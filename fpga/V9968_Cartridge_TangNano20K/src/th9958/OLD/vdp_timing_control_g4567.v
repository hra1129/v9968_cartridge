==> flow/design.v <==
module vdp_timing_control_g4567 (
	input				reset_n,
	input				clk,					 
	input		[12:0]	screen_pos_x,
	input		[ 8:0]	pixel_pos_x,
	input		[ 7:0]	pixel_pos_y,
	input				screen_v_active,
	output		[16:0]	vram_address,
	output				vram_valid,
	input		[31:0]	vram_rdata,
	output		[7:0]	display_color,
	input		[2:0]	horizontal_offset_l,
	input		[4:0]	reg_screen_mode,
	input				reg_display_on,
	input		[16:10]	reg_pattern_name_table_base,
	input		[7:0]	reg_backdrop_color
);
	localparam			c_mode_g4	= 5'b011_00;	 
	localparam			c_mode_g5	= 5'b100_00;	 
	localparam			c_mode_g6	= 5'b101_00;	 
	localparam			c_mode_g7	= 5'b111_00;	 
	wire		[3:0]	w_mode;
	localparam			c_g4		= 0;			 
	localparam			c_g5		= 1;			 
	localparam			c_g6		= 2;			 
	localparam			c_g7		= 3;			 
	wire		[2:0]	w_phase;
	wire		[2:0]	w_sub_phase;
	reg					ff_screen_h_active;
	wire				w_screen_active;
	wire		[9:0]	w_screen_pos_x;
	wire		[9:0]	w_pos_x;
	wire		[16:0]	w_pattern_name_g45;
	wire		[16:0]	w_pattern_name_g67;
	reg			[31:0]	ff_next_pattern0;
	reg			[31:0]	ff_next_pattern1;
	reg			[7:0]	ff_pattern [0:7];
	reg			[16:0]	ff_vram_address;
	reg					ff_vram_valid;
	reg			[7:0]	ff_display_color;
	wire				w_g4567_valid;
	wire				w_g67_valid;
	function [3:0] func_screen_mode_decoder(
		input	[4:0]	reg_screen_mode
	);
		case( reg_screen_mode )
		c_mode_g4:		func_screen_mode_decoder = 4'b0001;
		c_mode_g5:		func_screen_mode_decoder = 4'b0010;
		c_mode_g6:		func_screen_mode_decoder = 4'b0100;
		c_mode_g7:		func_screen_mode_decoder = 4'b1000;
		default:		func_screen_mode_decoder = 4'b0000;
		endcase
	endfunction
	assign w_mode		= func_screen_mode_decoder( reg_screen_mode );
	assign w_screen_pos_x		= screen_pos_x[12:3]              - { 7'd0, horizontal_offset_l };
	assign w_pos_x				= { pixel_pos_x[8], pixel_pos_x } - { 6'd0, horizontal_offset_l };
	assign w_phase		= w_pos_x[2:0];
	assign w_sub_phase	= screen_pos_x[2:0];
	always @( posedge clk ) begin
		if( !reset_n ) begin
			ff_screen_h_active <= 1'b0;
		end
		else if( screen_pos_x[12:3] == 10'd263 && w_sub_phase == 3'd6 ) begin
			ff_screen_h_active <= 1'b0;
		end
		else if( w_screen_pos_x == 10'h3FF && w_sub_phase == 3'd7 ) begin
			ff_screen_h_active <= 1'b1;
		end
	end
	assign w_screen_active	= screen_v_active & ff_screen_h_active;
	assign w_pattern_name_g45			= {          reg_pattern_name_table_base[16:15], (reg_pattern_name_table_base[14:10] & pixel_pos_y[7:3]), pixel_pos_y[2:0], w_pos_x[7:3], 2'd0 };
	assign w_pattern_name_g67			= { w_pos_x[0], reg_pattern_name_table_base[15], (reg_pattern_name_table_base[14:10] & pixel_pos_y[7:3]), pixel_pos_y[2:0], w_pos_x[7:3], 3'd0 };
	assign w_g4567_valid	= w_screen_active & (w_mode != 4'b0000) & reg_display_on;
	assign w_g67_valid		= w_screen_active & (w_mode[ c_g6 ] | w_mode[ c_g7 ]) & reg_display_on;
	always @( posedge clk ) begin
		if( !reset_n ) begin
			ff_vram_address <= 17'd0;
			ff_vram_valid <= 1'b0;
		end
		else begin
			if( w_sub_phase == 3'd0 ) begin
				case( w_phase )
				3'd0:
					begin
						if( w_mode[ c_g4 ] || w_mode[ c_g5 ] ) begin
							ff_vram_address <= w_pattern_name_g45;
							ff_vram_valid <= w_g4567_valid;
						end
						else if( w_mode[ c_g6 ] || w_mode[ c_g7 ] ) begin
							ff_vram_address <= w_pattern_name_g67;
							ff_vram_valid <= w_g4567_valid;
						end
						else begin
							ff_vram_address <= 17'd0;
							ff_vram_valid <= 1'b0;
						end
					end
				3'd1:
					begin
						if( w_mode[ c_g6 ] || w_mode[ c_g7 ] ) begin
							ff_vram_address <= w_pattern_name_g67;
							ff_vram_valid <= w_g4567_valid;
						end
						else begin
							ff_vram_address <= 17'd0;
							ff_vram_valid <= 1'b0;
						end
					end
				default:
					begin
						ff_vram_address <= 17'd0;
						ff_vram_valid <= 1'b0;
					end
				endcase
			end
			else begin
				ff_vram_address <= 17'd0;
				ff_vram_valid <= 1'b0;
			end
		end
	end
	assign vram_address = ff_vram_address;
	assign vram_valid = ff_vram_valid;
	always @( posedge clk ) begin
		if( !reset_n ) begin
			ff_next_pattern0 <= 32'd0;
			ff_next_pattern1 <= 32'd0;
		end
		else begin
			if( w_sub_phase == 3'd0 ) begin
				case( w_phase )
				3'd1:
					begin
						ff_next_pattern0 <= reg_display_on ? vram_rdata : 32'd0;
					end
				3'd2:
					begin
						ff_next_pattern1 <= reg_display_on ? vram_rdata : 32'd0;
					end
				3'd3:
					begin
						if( w_mode[ c_g4 ] || w_mode[ c_g5 ] ) begin
							ff_next_pattern0 <= { 4'd0, ff_next_pattern0[11: 8], 4'd0, ff_next_pattern0[15:12], 
							                      4'd0, ff_next_pattern0[ 3: 0], 4'd0, ff_next_pattern0[ 7: 4] };
							ff_next_pattern1 <= { 4'd0, ff_next_pattern0[27:24], 4'd0, ff_next_pattern0[31:28], 
							                      4'd0, ff_next_pattern0[19:16], 4'd0, ff_next_pattern0[23:20] };
						end
						else begin
							ff_next_pattern0 <= { ff_next_pattern1[15: 8], ff_next_pattern0[15: 8], ff_next_pattern1[ 7: 0], ff_next_pattern0[ 7: 0] };
							ff_next_pattern1 <= { ff_next_pattern1[31:24], ff_next_pattern0[31:24], ff_next_pattern1[23:16], ff_next_pattern0[23:16] };
						end
					end
				default:
					begin
					end
				endcase
			end
		end
	end
	always @( posedge clk ) begin
		if( !reset_n ) begin
			ff_pattern[0] <= 8'd0;
			ff_pattern[1] <= 8'd0;
			ff_pattern[2] <= 8'd0;
			ff_pattern[3] <= 8'd0;
			ff_pattern[4] <= 8'd0;
			ff_pattern[5] <= 8'd0;
			ff_pattern[6] <= 8'd0;
			ff_pattern[7] <= 8'd0;
		end
		else if( w_sub_phase == 3'd5 ) begin
			if( !w_screen_active ) begin
				ff_pattern[0] <= reg_backdrop_color;
				ff_pattern[1] <= reg_backdrop_color;
				ff_pattern[2] <= reg_backdrop_color;
				ff_pattern[3] <= reg_backdrop_color;
				ff_pattern[4] <= reg_backdrop_color;
				ff_pattern[5] <= reg_backdrop_color;
				ff_pattern[6] <= reg_backdrop_color;
				ff_pattern[7] <= reg_backdrop_color;
			end
			else if( w_phase == 3'd7 ) begin
				ff_pattern[0] <= ff_next_pattern0[ 7: 0];
				ff_pattern[1] <= ff_next_pattern0[15: 8];
				ff_pattern[2] <= ff_next_pattern0[23:16];
				ff_pattern[3] <= ff_next_pattern0[31:24];
				ff_pattern[4] <= ff_next_pattern1[ 7: 0];
				ff_pattern[5] <= ff_next_pattern1[15: 8];
				ff_pattern[6] <= ff_next_pattern1[23:16];
				ff_pattern[7] <= ff_next_pattern1[31:24];
			end
			else begin
				ff_pattern[0] <= ff_pattern[1];
				ff_pattern[1] <= ff_pattern[2];
				ff_pattern[2] <= ff_pattern[3];
				ff_pattern[3] <= ff_pattern[4];
				ff_pattern[4] <= ff_pattern[5];
				ff_pattern[5] <= ff_pattern[6];
				ff_pattern[6] <= ff_pattern[7];
				ff_pattern[7] <= reg_backdrop_color;
			end
		end
	end
	always @( posedge clk ) begin
		if( !reset_n ) begin
			ff_display_color <= 4'd0;
		end
		else if( w_sub_phase == 3'd7 ) begin
			ff_display_color <= ff_pattern[0];
		end
	end
	assign display_color = ff_display_color;
endmodule
# Reports on vdp_timing_control_g4567
# Tool output for the design above, in the order of the flow.
# Lines are those of the file above, counted from 1.
# Operators carry their Yosys type and port widths (W data, S select, Z words).
# Not given: -
# design
top,vdp_timing_control_g4567
clock_port,clk
library,sky130hd
lib_corner,tt_025C_1v80

# Word-level counts
# Source: Yosys, flattened and elaborated. Widths are those after wreduce. Registers that Yosys merges into a memory's read port (data or address) are not register bits. Print and check cells do not count. Equal cells are merged and count once.
# op_classes
add_sub_neg,2
n_eq,14
muxes,28
n_logic,5
n_reduce_logical,15
# op_table
op,count
$mux W8,16
$pmux W32 S2,2
$mux W32,3
$pmux W17 S2,1
$mux W17,2
$pmux W4 S4,1
$eq A5 B5 Y1 const B,3
$eq A3 B3 Y1 const B,4
$eq A10 B10 Y1 const B,1
$sub A10 B3 Y10,1
$eq A10 B9 Y1 const B,1
$sub A8 B4 Y8,1
$reduce_and A2 Y1,3
$eq A3 B2 Y1 const B,2
$logic_not A3 Y1,2
$reduce_and A3 Y1,2
$eq A5 B4 Y1 const B,1
$and A5 B5 Y5,1
$reduce_bool A2 Y1,2
$reduce_bool A4 Y1,1
$and A1 B1 Y1,3
$eq A3 B1 Y1 const B,1
$logic_and A1 B1 Y1,2
$logic_or A1 B1 Y1,2
$ne A2 B2 Y1 const B,1
$reduce_or A2 Y1,1
$pmux W1 S2,1
$mux W1,2
$not A1 Y1,1
# word_totals
ff_bits,155
in_bits,89
out_inout_bits,26
wordCells,80

# Depth
# Depth = most cells in a row (Yosys ltp): at word level without a register or memory, in the mapped netlist without a sequential cell, where the memories' decode and read muxes count.
# logic_depth
depth_word,8
abc_area,0
mapped_depth,10
ltp_nobuf,8

# Mapped cells and area
# Yosys stat after the flow's synthesis: flattened, memories mapped to cells. It holds for the ABC_AREA given above (unset counts as 0); a run with the other value may have another netlist.
# Totals and module areas in this step are rounded.
# types
cell_type,count,type_area_um2
sky130_fd_sc_hd__dfxtp_1,153,3.06E+03
sky130_fd_sc_hd__nand2_1,266,998.458
sky130_fd_sc_hd__a311o_1,56,560.538
sky130_fd_sc_hd__o21ai_0,102,510.49
sky130_fd_sc_hd__mux2_2,24,270.259
sky130_fd_sc_hd__clkbuf_1,63,236.477
sky130_fd_sc_hd__a31oi_1,33,206.448
sky130_fd_sc_hd__o211a_1,16,160.154
sky130_fd_sc_hd__nand3_1,25,125.12
sky130_fd_sc_hd__nor2_1,32,120.115
sky130_fd_sc_hd__a221oi_1,12,105.101
sky130_fd_sc_hd__a21boi_0,11,82.579
sky130_fd_sc_hd__a32oi_1,9,78.826
sky130_fd_sc_hd__ha_1,6,75.072
sky130_fd_sc_hd__nor3b_1,9,67.565
sky130_fd_sc_hd__xnor2_1,7,61.309
sky130_fd_sc_hd__nor2b_1,9,56.304
sky130_fd_sc_hd__o22ai_1,9,56.304
# Other cell types: 35; their cells: 89.
# synth_totals
stdcells,931
area_mm2,0.0075
sequential_area_mm2,0.0031
flip_flops,153
buffers,79

# Worst setup path after synthesis
# Path of least setup slack by OpenSTA after synthesis, without wires, with an ideal clock, recovery checks aside; 20% of the period is set as input and as output delay. Where synthesis merged equal registers, the netlist keeps one of their names.
# synth_path
path_kind,in2reg
startpoint,input pixel_pos_x[0]
endpoint,register ff_next_pattern1[29]
period_ns,4.05
in_delay_ns,0.810
setup_time_ns,0.116
launch_ns,0.810
arrival_time_ns,2.761
required_ns,3.934
slack_ns,1.173
delay_ns,2.067
path_stages,10
n_path_buf,2
period_less_setup_slack_ns,2.877
# "delay_ns" is the arrival time less input delay plus setup time.
# "path_stages" counts driving pins, that of a launching flip-flop among them; a cell with two outputs on the path counts twice.
# "period_less_setup_slack_ns" is the clock period less the worst setup slack; recovery checks do not enter. This is arithmetic on one report: input and output delays are still those of the set period (20% each).
# The rows between start and end are the longest chain of elaborated cells between them; the timing report does not say that the signal goes this way. Where chains are equally long, one stands for them.
# Each line given opens the expression or statement behind the cell; cells for indexed reads and writes are added by Yosys, which also makes memories of some case tables.
# A register here has more assigning lines than the two given.
# synth_via
path_cell_list,sky130_fd_sc_hd__inv_1 > sky130_fd_sc_hd__ha_1 > sky130_fd_sc_hd__fa_1 > sky130_fd_sc_hd__xnor2_1 > sky130_fd_sc_hd__or3_1 > sky130_fd_sc_hd__buf_6 > sky130_fd_sc_hd__o32ai_4 > sky130_fd_sc_hd__buf_6 > sky130_fd_sc_hd__mux2i_1 > sky130_fd_sc_hd__nor2b_1
elab_chain_cells,4
cone_cells,7
cone_lines,2
cone_classes,1 x add/sub; 3 x eq/ne; 1 x mux; 2 x reduce/logical
# synth_rtl
element,line_no,text
from (decl),5,"input [ 8:0] pixel_pos_x,"
$sub A8 B4 Y8,56,"assign w_pos_x = { pixel_pos_x[8], pixel_pos_x } - { 6'd0, horizontal_offset_l };"
$eq A3 B2 Y1,131,case( w_phase )
$reduce_bool A2 Y1,-,
$reduce_and A3 Y1,-,
to (assign),138,ff_next_pattern1 <= reg_display_on ? vram_rdata : 32'd0;
to (assign),145,"ff_next_pattern1 <= { 4'd0, ff_next_pattern0[27:24], 4'd0, ff_next_pattern0[31:28],"
to (decl),36,reg [31:0] ff_next_pattern1;

# Timing after layout
# From the final timing report of entry A: the path of least setup slack in the routed layout; clock arrival at registers is part of the times.
# layout_path
path_kind,in2reg
startpoint,input pixel_pos_x[0]
endpoint,register ff_next_pattern0[28]
period_ns,3.25
in_delay_ns,0.65
setup_time_ns,0.11
launch_ns,0.65
arrival_time_ns,3.18
required_ns,3.56
slack_ns,0.38
path_stages,10
n_path_buf,3
# The rows between start and end are the longest chain of elaborated cells between them; the timing report does not say that the signal goes this way. Where chains are equally long, one stands for them.
# A register here has more assigning lines than the two given.
# layout_via
path_cell_list,sky130_fd_sc_hd__clkdlybuf4s50_1 > sky130_fd_sc_hd__inv_1 > sky130_fd_sc_hd__ha_1 > sky130_fd_sc_hd__fa_1 > sky130_fd_sc_hd__xnor2_1 > sky130_fd_sc_hd__buf_4 > sky130_fd_sc_hd__or3_1 > sky130_fd_sc_hd__buf_4 > sky130_fd_sc_hd__a211oi_1 > sky130_fd_sc_hd__nor3b_1
elab_chain_cells,4
cone_cells,6
cone_classes,1 x add/sub; 2 x eq/ne; 1 x mux; 2 x reduce/logical
# layout_rtl
element,line_no,text
from (decl),5,"input [ 8:0] pixel_pos_x,"
$sub A8 B4 Y8,56,"assign w_pos_x = { pixel_pos_x[8], pixel_pos_x } - { 6'd0, horizontal_offset_l };"
$eq A3 B2 Y1,131,case( w_phase )
$reduce_bool A2 Y1,-,
$reduce_and A2 Y1,-,
to (assign),134,ff_next_pattern0 <= reg_display_on ? vram_rdata : 32'd0;
to (assign),143,"ff_next_pattern0 <= { 4'd0, ff_next_pattern0[11: 8], 4'd0, ff_next_pattern0[15:12],"
to (decl),35,reg [31:0] ff_next_pattern0;

## Implementation results

Design vdp_timing_control_g4567 on sky130hd. What follows are 2 stored runs of the flow, each under its own settings; their order means nothing. The constraints put input and output delay at 20% of the set period each and load the outputs with 0.01 pF.
"achievedPeriod_ns" = clock period - worst setup slack. The figure is calculated, with input and output delays left at 20% of the set period.
"timing.worst_path_ns" means the part of the period allowed to the worst setup path (the constraints hold back 20% at inputs and 20% at outputs) less its slack; where the path has registers, the arrival times of their clocks count too.
Measured values are rounded.

Entry A, flow files:
==> flow/run.sh <==
#!/bin/bash
# the make line also repeats the synthesis and layout settings of config.mk as NAME=value (left out here)
make -C /OpenROAD-flow-scripts/flow DESIGN_CONFIG=/design/flow/config.mk WORK_HOME=/design/flow/orfs CLKGATE_MAP_FILE= finish
==> flow/config.mk <==
export PLATFORM = sky130hd
export DESIGN_NAME = vdp_timing_control_g4567
export DESIGN_NICKNAME = vdp_timing_control_g4567
export VERILOG_FILES = /design/flow/design.v
export SDC_FILE = /design/flow/constraint.sdc
export NUM_CORES = 4
export LEC_CHECK = 0
export CAP_MARGIN = 20
export CORE_MARGIN = 2
export CORE_UTILIZATION = 29
export SLEW_MARGIN = 20
==> flow/constraint.sdc <==
create_clock -name core_clock -period 3.25 [get_ports {clk}]
set_input_delay 0.6500 -clock core_clock [delete_from_list [all_inputs] [get_ports {clk}]]
set_output_delay 0.6500 -clock core_clock [all_outputs]
set_load 0.01 [all_outputs]

==> results of entry A, as CSV <==
result,value
hold_ws_ns,0.46
die_mm2,0.027
timing.setup.tns_ns,0.000
finalUtil_pct,39
timing.worst_path_ns,2.22
worst_setup_path_type,"in2reg"
worst_setup_slack_ns,0.38
synthArea_mm2,0.0075
achievedPeriod_ns,2.866

Entry B, flow files:
==> flow/run.sh <==
#!/bin/bash
# the make line also repeats the synthesis and layout settings of config.mk as NAME=value (left out here)
make -C /OpenROAD-flow-scripts/flow DESIGN_CONFIG=/design/flow/config.mk WORK_HOME=/design/flow/orfs CLKGATE_MAP_FILE= finish
==> flow/config.mk <==
export PLATFORM = sky130hd
export DESIGN_NAME = vdp_timing_control_g4567
export DESIGN_NICKNAME = vdp_timing_control_g4567
export VERILOG_FILES = /design/flow/design.v
export SDC_FILE = /design/flow/constraint.sdc
export NUM_CORES = 4
export LEC_CHECK = 0
export ABC_AREA = 0
export CAP_MARGIN = 5
export CELL_PAD_IN_SITES_DETAIL_PLACEMENT = 2
export CELL_PAD_IN_SITES_GLOBAL_PLACEMENT = 0
export CORE_ASPECT_RATIO = 1.95
export CORE_MARGIN = 3
export CORE_UTILIZATION = 21
export CTS_CLUSTER_DIAMETER = 311
export CTS_CLUSTER_SIZE = 42
export MAX_ROUTING_LAYER = met5
export PLACE_DENSITY_LB_ADDON = 0.19
export SLEW_MARGIN = 5
==> flow/constraint.sdc <==
create_clock -name core_clock -period 1.79 [get_ports {clk}]
set_input_delay 0.3580 -clock core_clock [delete_from_list [all_inputs] [get_ports {clk}]]
set_output_delay 0.3580 -clock core_clock [all_outputs]
set_load 0.01 [all_outputs]

==> results of entry B, as CSV <==
result,value
timing.setup.tns_ns,-43
die_mm2,0.038
timing.worst_path_ns,1.86
worst_setup_path_type,"in2reg"
synthArea_mm2,0.0075
hold_ws_ns,0.45
finalUtil_pct,36
achievedPeriod_ns,2.214
worst_setup_slack_ns,-0.42
