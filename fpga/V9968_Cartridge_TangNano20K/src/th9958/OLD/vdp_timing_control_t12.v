==> flow/design.v <==
module vdp_timing_control_t12 (
	input				reset_n,
	input				clk,					 
	input		[12:0]	screen_pos_x,
	input		[ 9:0]	screen_pos_y,
	input		[ 2:0]	pixel_pos_y,
	input				screen_v_active,
	output		[16:0]	vram_address,
	output				vram_valid,
	input		[7:0]	vram_rdata,
	output		[3:0]	display_color,
	input		[2:0]	horizontal_offset_l,
	input		[4:0]	reg_screen_mode,
	input				reg_display_on,
	input		[16:10]	reg_pattern_name_table_base,
	input		[16:6]	reg_color_table_base,
	input		[16:11]	reg_pattern_generator_table_base,
	input		[7:0]	reg_backdrop_color
);
	localparam			c_mode_t1	= 5'b000_01;	 
	localparam			c_mode_t1q	= 5'b001_01;	 
	localparam			c_mode_t2	= 5'b010_01;	 
	wire		[1:0]	w_mode;
	localparam			c_t1		= 0;			 
	localparam			c_t2		= 1;			 
	reg			[2:0]	ff_phase;					 
	wire		[2:0]	w_sub_phase;
	reg			[5:0]	ff_pos_x;
	reg			[7:0]	ff_pos_y;
	reg					ff_h_active;
	wire		[10:0]	w_pre_pattern_name;
	wire		[16:0]	w_pattern_name;
	reg			[7:0]	ff_pattern_num0;
	reg			[7:0]	ff_pattern_num1;
	wire		[7:0]	w_pattern_num;
	wire		[16:0]	w_pattern_generator;
	reg			[5:0]	ff_next_pattern0;
	reg			[5:0]	ff_next_pattern1;
	reg			[5:0]	ff_pattern0;
	reg			[5:0]	ff_pattern1;
	wire		[16:0]	w_color;
	reg			[7:0]	ff_next_color0;
	reg			[7:0]	ff_next_color1;
	reg			[7:0]	ff_color;
	reg			[16:0]	ff_vram_address;
	reg					ff_vram_valid;
	reg			[3:0]	ff_display_color;
	wire		[9:0]	w_screen_pos_x;
	wire				w_line_start;
	reg					ff_screen_h_active;
	wire				w_screen_active;
	wire				w_t12_valid;
	wire				w_t2_valid;
	function [1:0] func_screen_mode_decoder(
		input	[4:0]	reg_screen_mode
	);
		case( reg_screen_mode )
		c_mode_t1, c_mode_t1q:	func_screen_mode_decoder = 2'b01;
		c_mode_t2:				func_screen_mode_decoder = 2'b10;
		default:				func_screen_mode_decoder = 2'b00;
		endcase
	endfunction
	assign w_mode		= func_screen_mode_decoder( reg_screen_mode );
	assign w_screen_pos_x	= screen_pos_x[12:3] - { 7'd0, horizontal_offset_l };
	assign w_line_start		= (w_sub_phase == 3'd7 && w_screen_pos_x == 10'd7);
	always @( posedge clk ) begin
		if( !reset_n ) begin
			ff_pos_x <= 6'd0;
		end
		else if( w_line_start ) begin
			ff_pos_x <= 6'd0;
		end
		else if( w_sub_phase == 3'd7 && ff_phase == 3'd5 ) begin
			ff_pos_x <= ff_pos_x + 6'd1;
		end
	end
	always @( posedge clk ) begin
		if( !reset_n ) begin
			ff_pos_y <= 8'd0;
		end
		else if( w_line_start ) begin
			if( screen_pos_y == 10'h0 ) begin
				ff_pos_y <= 8'h0;
			end
			else begin
				ff_pos_y <= ff_pos_y + 8'd1;
			end
		end
	end
	always @( posedge clk ) begin
		if( !reset_n ) begin
			ff_h_active <= 1'b0;
		end
		else if( w_line_start ) begin
			ff_h_active <= 1'b1;
		end
		else if( ff_pos_x == 6'd40 && ff_phase == 3'd5 ) begin
			ff_h_active <= 1'b0;
		end
	end
	always @( posedge clk ) begin
		if( !reset_n ) begin
			ff_screen_h_active <= 1'b0;
		end
		else if( screen_pos_x[12:3] == 10'd251 && screen_pos_x[2:0] == 3'd7 ) begin
			ff_screen_h_active <= 1'b0;
		end
		else if( screen_pos_x[12:3] == 10'h3FF && screen_pos_x[2:0] == 3'd7 ) begin
			ff_screen_h_active <= 1'b1;
		end
	end
	assign w_screen_active	= screen_v_active & ff_screen_h_active;
	assign w_sub_phase	= screen_pos_x[2:0];
	always @( posedge clk ) begin
		if( !reset_n ) begin
			ff_phase <= 3'd0;
		end
		else if( w_line_start ) begin
			ff_phase <= 3'd0;
		end
		else if( w_sub_phase == 3'd7 ) begin
			if( ff_phase == 3'd5 ) begin
				ff_phase <= 3'd0;
			end
			else begin
				ff_phase <= ff_phase + 3'd1;
			end
		end
	end
	assign w_pre_pattern_name			= { 1'b0, ff_pos_y[7:3], 5'd0 } + { 3'd0, ff_pos_y[7:3], 3'd0 } + { 5'd0, ff_pos_x };
	assign w_pattern_name				= { reg_pattern_name_table_base, 8'd0 } + (w_mode[ c_t1 ] ? { 6'd0, w_pre_pattern_name }: { 5'd0, w_pre_pattern_name, 1'b0 });
	assign w_pattern_num				= ff_pattern_num0;	 
	assign w_pattern_generator			= { reg_pattern_generator_table_base, w_pattern_num, pixel_pos_y[2:0] };
	assign w_color						= { reg_color_table_base[16:9], 9'd0 } + (w_mode[ c_t1 ] ? { 6'd0, w_pre_pattern_name }: { 5'd0, w_pre_pattern_name, 1'b0 });
	assign w_t12_valid		= w_screen_active & reg_display_on & (w_mode != 2'b00);
	assign w_t2_valid		= w_screen_active & reg_display_on & w_mode[ c_t2 ];
	always @( posedge clk ) begin
		if( !reset_n ) begin
			ff_vram_address <= 17'd0;
			ff_vram_valid <= 1'b0;
		end
		else begin
			if( w_sub_phase == 3'd0 ) begin
				case( ff_phase )
				3'd0:
					if( w_screen_active && ff_h_active ) begin
						ff_vram_address <= w_t12_valid ? w_pattern_name: 17'd0;
						ff_vram_valid <= w_t12_valid;
					end
				3'd2:
					if( w_screen_active && ff_h_active ) begin
						ff_vram_address <= w_t12_valid ? w_pattern_generator: 17'd0;
						ff_vram_valid <= w_t12_valid;
					end
				default:
					begin
						ff_vram_address <= 17'd0;
						ff_vram_valid <= 1'b0;
					end
				endcase
			end
			else begin
				ff_vram_address <= 17'd0;
				ff_vram_valid <= 1'b0;
			end
		end
	end
	assign vram_address = ff_vram_address;
	assign vram_valid = ff_vram_valid;
	always @( posedge clk ) begin
		if( !reset_n ) begin
			ff_pattern_num0 <= 8'd0;
			ff_pattern_num1 <= 8'd0;
			ff_next_pattern0 <= 6'd0;
			ff_next_pattern1 <= 6'd0;
			ff_next_color0 <= 8'd0;
			ff_next_color1 <= 8'd0;
		end
		else begin
			if( w_sub_phase == 3'd0 ) begin
				case( ff_phase )
				3'd1:
					if( w_screen_active && ff_h_active ) begin
						ff_pattern_num0 <= vram_rdata;
					end
				3'd3:
					if( w_screen_active && ff_h_active ) begin
						ff_next_pattern0 <= vram_rdata[7:2];
					end
				default:
					begin
					end
				endcase
			end
		end
	end
	always @( posedge clk ) begin
		if( !reset_n ) begin
			ff_pattern0 <= 6'd0;
			ff_pattern1 <= 6'd0;
		end
		else if( w_sub_phase == 3'd7 ) begin
			if( !(w_screen_active && ff_h_active) ) begin
				ff_pattern0 <= 6'd0;
				ff_pattern1 <= 6'd0;
			end
			else if( ff_phase == 3'd5 ) begin
				ff_pattern0 <= ff_next_pattern0;
				ff_pattern1 <= ff_next_pattern1;
			end
			else if( ff_phase == 3'd2 && w_mode[ c_t2 ] ) begin
				ff_pattern0 <= ff_pattern1;
			end
			else begin
				ff_pattern0 <= { ff_pattern0[4:0], 1'b0 };
			end
		end
		else if( w_sub_phase == 3'd3 && w_mode[ c_t2 ] ) begin
			ff_pattern0 <= { ff_pattern0[4:0], 1'b0 };
		end
	end
	always @( posedge clk ) begin
		if( !reset_n ) begin
			ff_color <= 8'd0;
		end
		else if( w_sub_phase == 3'd7 ) begin
			if( ff_phase == 3'd5 ) begin
				if( !w_screen_active ) begin
					ff_color <= reg_backdrop_color;
				end
				else if( w_mode[ c_t1 ] ) begin
					ff_color <= reg_backdrop_color;
				end
				else begin
					ff_color <= ff_next_color0;
				end
			end
			else if( ff_phase == 3'd2 && w_mode[ c_t2 ] ) begin
				if( !w_screen_active ) begin
					ff_color <= reg_backdrop_color;
				end
				else begin
					ff_color <= ff_next_color1;
				end
			end
		end
	end
	always @( posedge clk ) begin
		if( !reset_n ) begin
			ff_display_color <= 4'd0;
		end
		else if( w_sub_phase == 3'd7 || (w_sub_phase == 3'd3 && w_mode[ c_t2 ]) ) begin
			if( ff_pattern0[5] ) begin
				ff_display_color <= ff_color[7:4];
			end
			else begin
				ff_display_color <= ff_color[3:0];
			end
		end
	end
	assign display_color = ff_display_color;
endmodule
[Step by step through the tools: vdp_timing_control_t12]
Tool output for the design above, in the order of the flow.
Line numbers count from 1 in the design file above.
Operators: Yosys type, input widths -> output width; for muxes data width and select width s.
Library cell names are shortened.
A cell with -- has no value.
Set-up
  top: vdp_timing_control_t12
  clock input: clk
  standard-cell library: sky130hd
  timing corner: tt_025C_1v80

[After elaboration]
Source: Yosys, flattened and elaborated, memories not mapped. Widths are those after wreduce. Registers that Yosys merges into a memory's read port (data or address) are not register bits. Print and check cells do not count. Equal cells are merged and count once.
Word-level totals
  bits in registers: 75
Cells by class
  $add $sub $neg: 7
  equal/unequal tests: 16
  mux-type cells: 24
  bitwise gates (word level): 4
  reduce/logical cells: 27
Operators by type and width (count)
  $mux 17: 4
  $mux 8: 6
  $mux 6: 7
  $pmux 17 s2: 1
  $add 15x17->17: 1
  $mux 12: 1
  $add 10x8->11: 1
  $add 11x6->11: 1
  $eq 10x10->1 const B: 1
  $sub 10x3->10: 1
  $eq 10x3->1 const B: 1
  $eq 10x8->1 const B: 1
  $logic_not 10->1: 1
  $eq 3x2->1 const B: 3
  $reduce_and 3->1: 3
  $logic_and 1x1->1: 8
  $reduce_and 2->1: 4
  $reduce_bool 2->1: 4
  $reduce_or 2->1: 4
  $add 8x1->8 const B: 1
  $eq 3x3->1 const B: 2
  $logic_not 3->1: 2
  $add 6x1->6 const B: 1
  $eq 6x6->1 const B: 1
  $eq 5x1->1 const B: 1
  $eq 5x3->1 const B: 1
  $eq 5x4->1 const B: 1
  $ne 2x2->1 const B: 2
Other operator kinds: 10; their cells: 13.

[Depth]
Longest topological path by Yosys (ltp), each cell counted once; first at word level (registers and memories cut), then after technology mapping (sequential cells cut; the memories' decode and read muxes count).
Depth
  depth in word-level cells: 8
  ABC_AREA: 1
  mapped depth: 22
  depth with buffers taken out: 22

[After synthesis]
Yosys stat after the flow's synthesis: flattened, memories mapped to cells. It holds for the ABC_AREA given above (unset counts as 0); a run with the other value may have another netlist.
Cell types (count)
  dfxtp_1: 69
  nand2_1: 125
  a21oi_1: 58
  ha_1: 21
  o21ai_0: 51
  inv_1: 67
  nor2_1: 65
  nand3_1: 27
  fa_1: 4
  nor3_1: 12
  buf_2: 10
  nand4_1: 7
  nor3_2: 4
  a31oi_1: 6
  xor2_1: 4
  xnor2_1: 3
  nor2_2: 4
  nor2_4: 2
Not listed: further types 16, cells in them 27.
Mapped netlist
  mapped cells: 566
  chip area (Yosys): 3882.5 µm²
  sequential area: 1381.3 µm²
  mapped flip-flops: 69

[Worst setup path after synthesis]
OpenSTA on the mapped netlist: ideal clock, no wires. The path of least setup slack (recovery checks aside). Input and output delay are each 20% of the period. Register names are those of the netlist, which keeps one name where synthesis merged equal registers.
Timing after synthesis
  kind: register to register
  from: register ff_pos_y[5]
  to: register ff_vram_address[14]
  clock period: 3.39 ns
  time at the first pin: 0.000 ns
  data arrival time: 3.036 ns
  data required time: 3.273 ns
  setup slack: 0.237 ns
  path delay: 3.153 ns
  stages: 22
  path buffers: 0
  synthesis period reached: 3.153 ns
"path delay" is the arrival time less input delay plus setup time.
"stages": output pins that drive a net of the path, with the launching flip-flop's if there is one; two outputs of one cell count as two.
"synthesis period reached" is the clock period less the worst setup slack; recovery checks do not enter. This is arithmetic on one report: input and output delays are still those of the set period (20% each).
Between the ends stands the longest chain of elaborated cells between them, by number of cells; it is not shown to be the way that was timed. Of several equally long chains one is given.
Each line given opens the expression or statement behind the cell; cells for indexed reads and writes are added by Yosys, which also makes memories of some case tables.
A register here has more assigning lines than the two given.
Between the ends, after synthesis
  cells stage by stage: dfxtp_1 inv_1 fa_1 fa_1 inv_1 a21oi_1 nor2_1 nor2_1 nor2_1 inv_1 nand3_1 o21ai_0 ha_1 fa_1 nand3_1 nand2_1 nand2_1 nor2_1 xnor2_1 nor2_1 nor2_1 nor2_1
  length of the longest elaborated chain: 7
  elaborated cells on any way between the ends: 7
  those cells by class: add/sub: 3; mux: 4
Ends and longest elaborated chain, after synthesis
  from (decl): line 29  | reg [7:0] ff_pos_y;
  from (assign): line 79  | ff_pos_y <= 8'd0;
  from (assign): line 86  | ff_pos_y <= ff_pos_y + 8'd1;
  $add 10x8->11: line 130  | assign w_pre_pattern_name = { 1'b0, ff_pos_y[7:3], 5'd0 } + { 3'd0, ff_pos_y[7:3], 3'd0 } + { 5'd0, ff_pos_x } ...
  $add 11x6->11: line 130
  $mux 12: line 131  | assign w_pattern_name = { reg_pattern_name_table_base, 8'd0 } + (w_mode[ c_t1 ] ? { 6'd0, w_pre_pattern_name } ...
  $add 15x17->17: line 131
  $mux 17: line 147  | ff_vram_address <= w_t12_valid ? w_pattern_name: 17'd0;
  $mux 17: line 146  | if( w_screen_active && ff_h_active ) begin
  $pmux 17 s2: line 144  | case( ff_phase )
  to (assign): line 147
  to (assign): line 152  | ff_vram_address <= w_t12_valid ? w_pattern_generator: 17'd0;
  to (decl): line 45  | reg [16:0] ff_vram_address;

[Path in the finished layout]
From the final timing report of run A: the path of least setup slack in the routed layout; clock arrival at registers is part of the times.
Timing after layout
  kind: register to register
  from: register ff_pos_y[3]
  to: register ff_vram_address[14]
  clock period: 2.24 ns
  time at the first pin: 0.35 ns
  data arrival time: 3.55 ns
  data required time: 2.48 ns
  setup slack: -1.07 ns
  stages: 22
  path buffers: 0
Between the ends stands the longest chain of elaborated cells between them, by number of cells; it is not shown to be the way that was timed. Of several equally long chains one is given.
A register here has more assigning lines than the two given.
Between the ends, after layout
  cells stage by stage: dfxtp_2 inv_2 fa_1 fa_2 inv_2 a21oi_2 nor2_1 nor2_2 nor2_2 inv_1 nand3_1 o21ai_1 ha_2 fa_2 nand3_2 nand2_2 nand2_2 nor2_2 xnor2_1 nor2_1 nor2_1 nor2_1
  length of the longest elaborated chain: 7
  elaborated cells on any way between the ends: 7
  those cells by class: add/sub: 3; mux: 4
Ends and longest elaborated chain, after layout
  from (decl): line 29  | reg [7:0] ff_pos_y;
  from (assign): line 79  | ff_pos_y <= 8'd0;
  from (assign): line 86  | ff_pos_y <= ff_pos_y + 8'd1;
  $add 10x8->11: line 130  | assign w_pre_pattern_name = { 1'b0, ff_pos_y[7:3], 5'd0 } + { 3'd0, ff_pos_y[7:3], 3'd0 } + { 5'd0, ff_pos_x } ...
  $add 11x6->11: line 130
  $mux 12: line 131  | assign w_pattern_name = { reg_pattern_name_table_base, 8'd0 } + (w_mode[ c_t1 ] ? { 6'd0, w_pre_pattern_name } ...
  $add 15x17->17: line 131
  $mux 17: line 147  | ff_vram_address <= w_t12_valid ? w_pattern_name: 17'd0;
  $mux 17: line 146  | if( w_screen_active && ff_h_active ) begin
  $pmux 17 s2: line 144  | case( ff_phase )
  to (assign): line 147
  to (assign): line 152  | ff_vram_address <= w_t12_valid ? w_pattern_generator: 17'd0;
  to (decl): line 45  | reg [16:0] ff_vram_address;

Memo
Re: implementation data of vdp_timing_control_t12

Top module vdp_timing_control_t12; platform sky130hd; tools Yosys and OpenROAD; 2 stored runs in no particular order. Input and output delays are each 20% of the period that was set; the output load is 0.01 pF.
By "achieved clock period (ns)" is meant the clock period of the run minus its worst setup slack. This is arithmetic on one report: input and output delays are still those of the set period (20% each).
"worst setup path time (ns)": the worst setup path's part of the clock period (all of it between registers, 20% less for each end at a port) less its slack. A launch clock that arrives late makes it longer, a capture clock that arrives late makes it shorter.
"finish__power__total" is the tool's figure for a default switching activity; nothing was simulated.

settings of run A
{
  "period_ns": 2.24,
  "CORE_UTILIZATION": 50,
  "PLACE_DENSITY_LB_ADDON": 0.28,
  "CORE_ASPECT_RATIO": 0.79,
  "ABC_AREA": 1,
  "GPL_ROUTABILITY_DRIVEN": 0,
  "CTS_CLUSTER_SIZE": 26,
  "CAP_MARGIN": 20,
  "CORE_MARGIN": 2,
  "SLEW_MARGIN": 20
}
report of run A
yosys chip area after synthesis (um^2): 3882.5
finish__design__die__area: 8490.5
finish__design__instance__area__stdcell: 5672.9
finish__design__instance__utilization: 0.7567
finish__timing__setup__ws: -1.065
finish__timing__setup__tns: -7.512
finish__timing__hold__ws: 0.459
finish__power__total: 2.740e-03
achieved clock period (ns): 3.305
worst setup path time (ns): 3.31
worst setup path kind: register to register

settings of run B
{
  "period_ns": 5.4,
  "CORE_UTILIZATION": 29,
  "PLACE_DENSITY_LB_ADDON": 0.05,
  "CORE_ASPECT_RATIO": 0.55,
  "CORE_MARGIN": 7,
  "CELL_PAD_IN_SITES_DETAIL_PLACEMENT": 1,
  "ABC_AREA": 0,
  "GPL_TIMING_DRIVEN": 1,
  "CAP_MARGIN": 0,
  "MIN_ROUTING_LAYER": "met1",
  "SLEW_MARGIN": 20
}
report of run B
yosys chip area after synthesis (um^2): 3940.0
finish__design__die__area: 17193.2
finish__design__instance__area__stdcell: 5293.8
finish__design__instance__utilization: 0.4014
finish__timing__setup__ws: 0.987
finish__timing__setup__tns: 0.000
finish__timing__hold__ws: 0.456
finish__power__total: 1.213e-03
achieved clock period (ns): 4.413
worst setup path time (ns): 3.33
worst setup path kind: input to register
